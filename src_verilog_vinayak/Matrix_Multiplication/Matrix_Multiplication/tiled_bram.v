==> flow/design.v <==
module tiled_bram #(
    parameter DATA_WIDTH = 12,
    parameter TILE_SIZE  = 4
)(
    input  wire                   clk,
    input  wire                   rst,
    input  wire                   wr_en,
    input  wire [DATA_WIDTH-1:0]  data_in,
    output reg  [DATA_WIDTH-1:0]  data_out
);
    reg [7:0] counter;
    reg [DATA_WIDTH-1:0] local_tile_mem [0:TILE_SIZE-1];
    always @(posedge clk or posedge rst) begin
        if (rst) begin
            counter  <= 0;
            data_out <= 0;
        end else begin
            if (wr_en) begin
                local_tile_mem[counter] <= data_in;
                counter <= counter + 1;
            end
            data_out <= local_tile_mem[counter];
        end
    end
endmodule
# Step by step through the tools: tiled_bram
# The steps from the RTL of tiled_bram to its reports follow in flow order.
# Lines are those of the file above, counted from 1.
# Operators carry their Yosys type and port widths (W data, S select, Z words).
# Library cell names are shortened.
# Not given: -
[inputs]
top_module = "tiled_bram"
clock_port = "clk"
library = "sky130hd"
pvt_corner = "tt_025C_1v80"

# Elaborated design
# Yosys after proc, flatten, opt, wreduce and memory -nomap, before mapping. Enables and synchronous resets that opt folds into registers are not counted as muxes. Print and check cells are not counted. Equal cells are merged and count once.
[bits]
out_inout_bits = 12
register_bits = 68
wordCells = 17
[classes]
equal = 3
mux = 1
reduce_logical = 5
n_logic = 1
addsub = 1
[op_table]
columns = ["op", "count"]
rows = [
  ["$pmux W12 S4", 1],
  ["$reduce_and A3 Y1", 4],
  ["$add A8 B1 Y8 const B", 1],
  ["$eq A2 B2 Y1 const B", 2],
  ["$eq A2 B1 Y1 const B", 1],
  ["$logic_not A2 Y1", 1],
  ["$not A1 Y1", 1],
]

# Logic depth
# Longest topological path by Yosys (ltp), each cell counted once; first at word level (registers and memories cut), then after technology mapping (sequential cells cut; the memories' decode and read muxes count).
[depth]
depth_word = 2
ABC_AREA = 0
ltp_mapped = 5
ltp_nobuf = 4

# Netlist
# Source: synth_stat.txt of the flow (Yosys; design flattened, memories mapped). It holds for the ABC_AREA given above (unset counts as 0); a run with the other value may have another netlist.
# Totals and module areas in this step are rounded.
[types]
columns = ["cell_type", "count", "area_total_um2"]
rows = [
  ["edfxtp_1", 48, 1.44E+03],
  ["dfrtp_1", 14, 350.336],
  ["a222oi_1", 12, 120.115],
  ["mux2i_1", 12, 120.115],
  ["ha_1", 5, 62.56],
  ["inv_1", 15, 56.304],
  ["buf_6", 2, 22.522],
  ["and2_1", 3, 18.768],
  ["buf_2", 2, 10.01],
  ["xor2_1", 1, 8.758],
  ["and2_2", 1, 7.507],
  ["nor2b_1", 1, 6.256],
  ["o21ai_0", 1, 5.005],
  ["nand2_1", 1, 3.754],
]
[mapped]
flip_flops = 62
buffers = 4
synth_area_um2 = 2230
cell_count = 118

# Path before layout
# Source: OpenSTA report_checks on the synthesized netlist (no wires, ideal clock, input and output delay 20% of the period each), path of least setup slack; recovery checks are left aside. Register names are those of the netlist, which keeps one name where synthesis merged equal registers.
[synth_timing]
path_kind = "flip-flop to flip-flop"
startpoint = "reg counter[1]"
endpoint = "reg local_tile_mem[1][0]"
required_ps = 2965
path_delay_ps = 1587
driving_pins = 5
launch_ps = 0
path_slack_ps = 1733
path_buffers = 1
clock_period_ps = 3320
setup_ps = 355
arrival_time_ps = 1232
period_less_setup_slack_ps = 1587
# "path_delay_ps" = arrival - input delay + setup time.
# "driving_pins": output pins that drive a net of the path, with the launching flip-flop's if there is one; two outputs of one cell count as two.
# "period_less_setup_slack_ps" = period - worst setup slack (recovery checks aside). The figure is calculated, with input and output delays left at 20% of the set period.
# Between the ends stands the longest chain of elaborated cells between them, by number of cells; it is not shown to be the way that was timed. Of several equally long chains one is given.
# Each line given opens the expression or statement behind the cell; cells for indexed reads and writes are added by Yosys, which also makes memories of some case tables.
[synth_between]
path_cell_list = "dfrtp_1 -> inv_1 -> ha_1 -> buf_2 -> and2_1"
elab_chain_cells = 2
[synth_rtl]
columns = ["element", "line", "rtl"]
rows = [
  ["start: declaration", 11, "reg [7:0] counter;"],
  ["start: assignment", 15, "counter  <= 0;"],
  ["start: assignment", 20, "counter <= counter + 1;"],
  ["$eq A2 B1 Y1", 19, "local_tile_mem[counter] <= data_in;"],
  ["$reduce_and A3 Y1", "-", ""],
  ["end: assignment", 19, ""],
  ["end: declaration", 12, "reg [DATA_WIDTH-1:0] local_tile_mem [0:TILE_SIZE-1];"],
]

# Timing after layout
# Path of least setup slack in the final report of flow run 2 (OpenROAD, finished layout, wires in). Where an end is a register, its clock arrival counts in the times.
# The path's times are printed in steps of 10 ps; the period is the one set.
[layout_timing]
path_kind = "flip-flop to flip-flop"
startpoint = "reg counter[0]"
endpoint = "reg local_tile_mem[2][7]"
setup_ps = 360
path_buffers = 0
driving_pins = 4
path_slack_ps = 570
launch_ps = 320
required_ps = 2500
clock_period_ps = 2540
arrival_time_ps = 1930
# Between the ends stands the longest chain of elaborated cells between them, by number of cells; it is not shown to be the way that was timed. Of several equally long chains one is given.
[layout_between]
path_cell_list = "dfrtp_1 -> inv_1 -> ha_1 -> and2_1"
elab_chain_cells = 2
[layout_rtl]
columns = ["element", "line", "rtl"]
rows = [
  ["start: declaration", 11, "reg [7:0] counter;"],
  ["start: assignment", 15, "counter  <= 0;"],
  ["start: assignment", 20, "counter <= counter + 1;"],
  ["$eq A2 B2 Y1", 19, "local_tile_mem[counter] <= data_in;"],
  ["$reduce_and A3 Y1", "-", ""],
  ["end: assignment", 19, ""],
  ["end: declaration", 12, "reg [DATA_WIDTH-1:0] local_tile_mem [0:TILE_SIZE-1];"],
]

# 2 stored runs of tiled_bram in the flow (synthesis by Yosys, layout by OpenROAD, sky130hd cells), in arbitrary order. Constraints: input delay and output delay 20% of the set period each, output load 0.01 pF.
# "worst_path_time_ps" = time allowed to the worst setup path (clock period - input delay - output delay, where it has them) - its slack; a late launch clock adds to it, a late capture clock takes from it.
# "worst_path_time_ps" is known to 10 ps.
# Results are given in rounded form.

[[run]]
name = "flow run 1"
[run.settings]
period_ns = 1.71
CORE_UTILIZATION = 65
SETUP_SLACK_MARGIN = -0.06
CORE_ASPECT_RATIO = 1.59
CELL_PAD_IN_SITES_DETAIL_PLACEMENT = 1
ABC_AREA = 0
GPL_TIMING_DRIVEN = 0
GPL_ROUTABILITY_DRIVEN = 1
CAP_MARGIN = 20
SLEW_MARGIN = 15
MIN_ROUTING_LAYER = "met2"
CORE_MARGIN = 2
[run.results]
outcome = "stopped before the end: placement reported DPL-0033"

[[run]]
name = "flow run 2"
[run.settings]
period_ns = 2.54
CAP_MARGIN = 20
CORE_MARGIN = 2
CORE_UTILIZATION = 40
SLEW_MARGIN = 20
[run.results]
worst_path_time_ps = 1970
path_kind = "flip-flop to flip-flop"
post_synth_area_um2 = 2230
worstSetupSlack_ps = 573
die_area_um2 = 6200
finalUtil_pct = 50.4
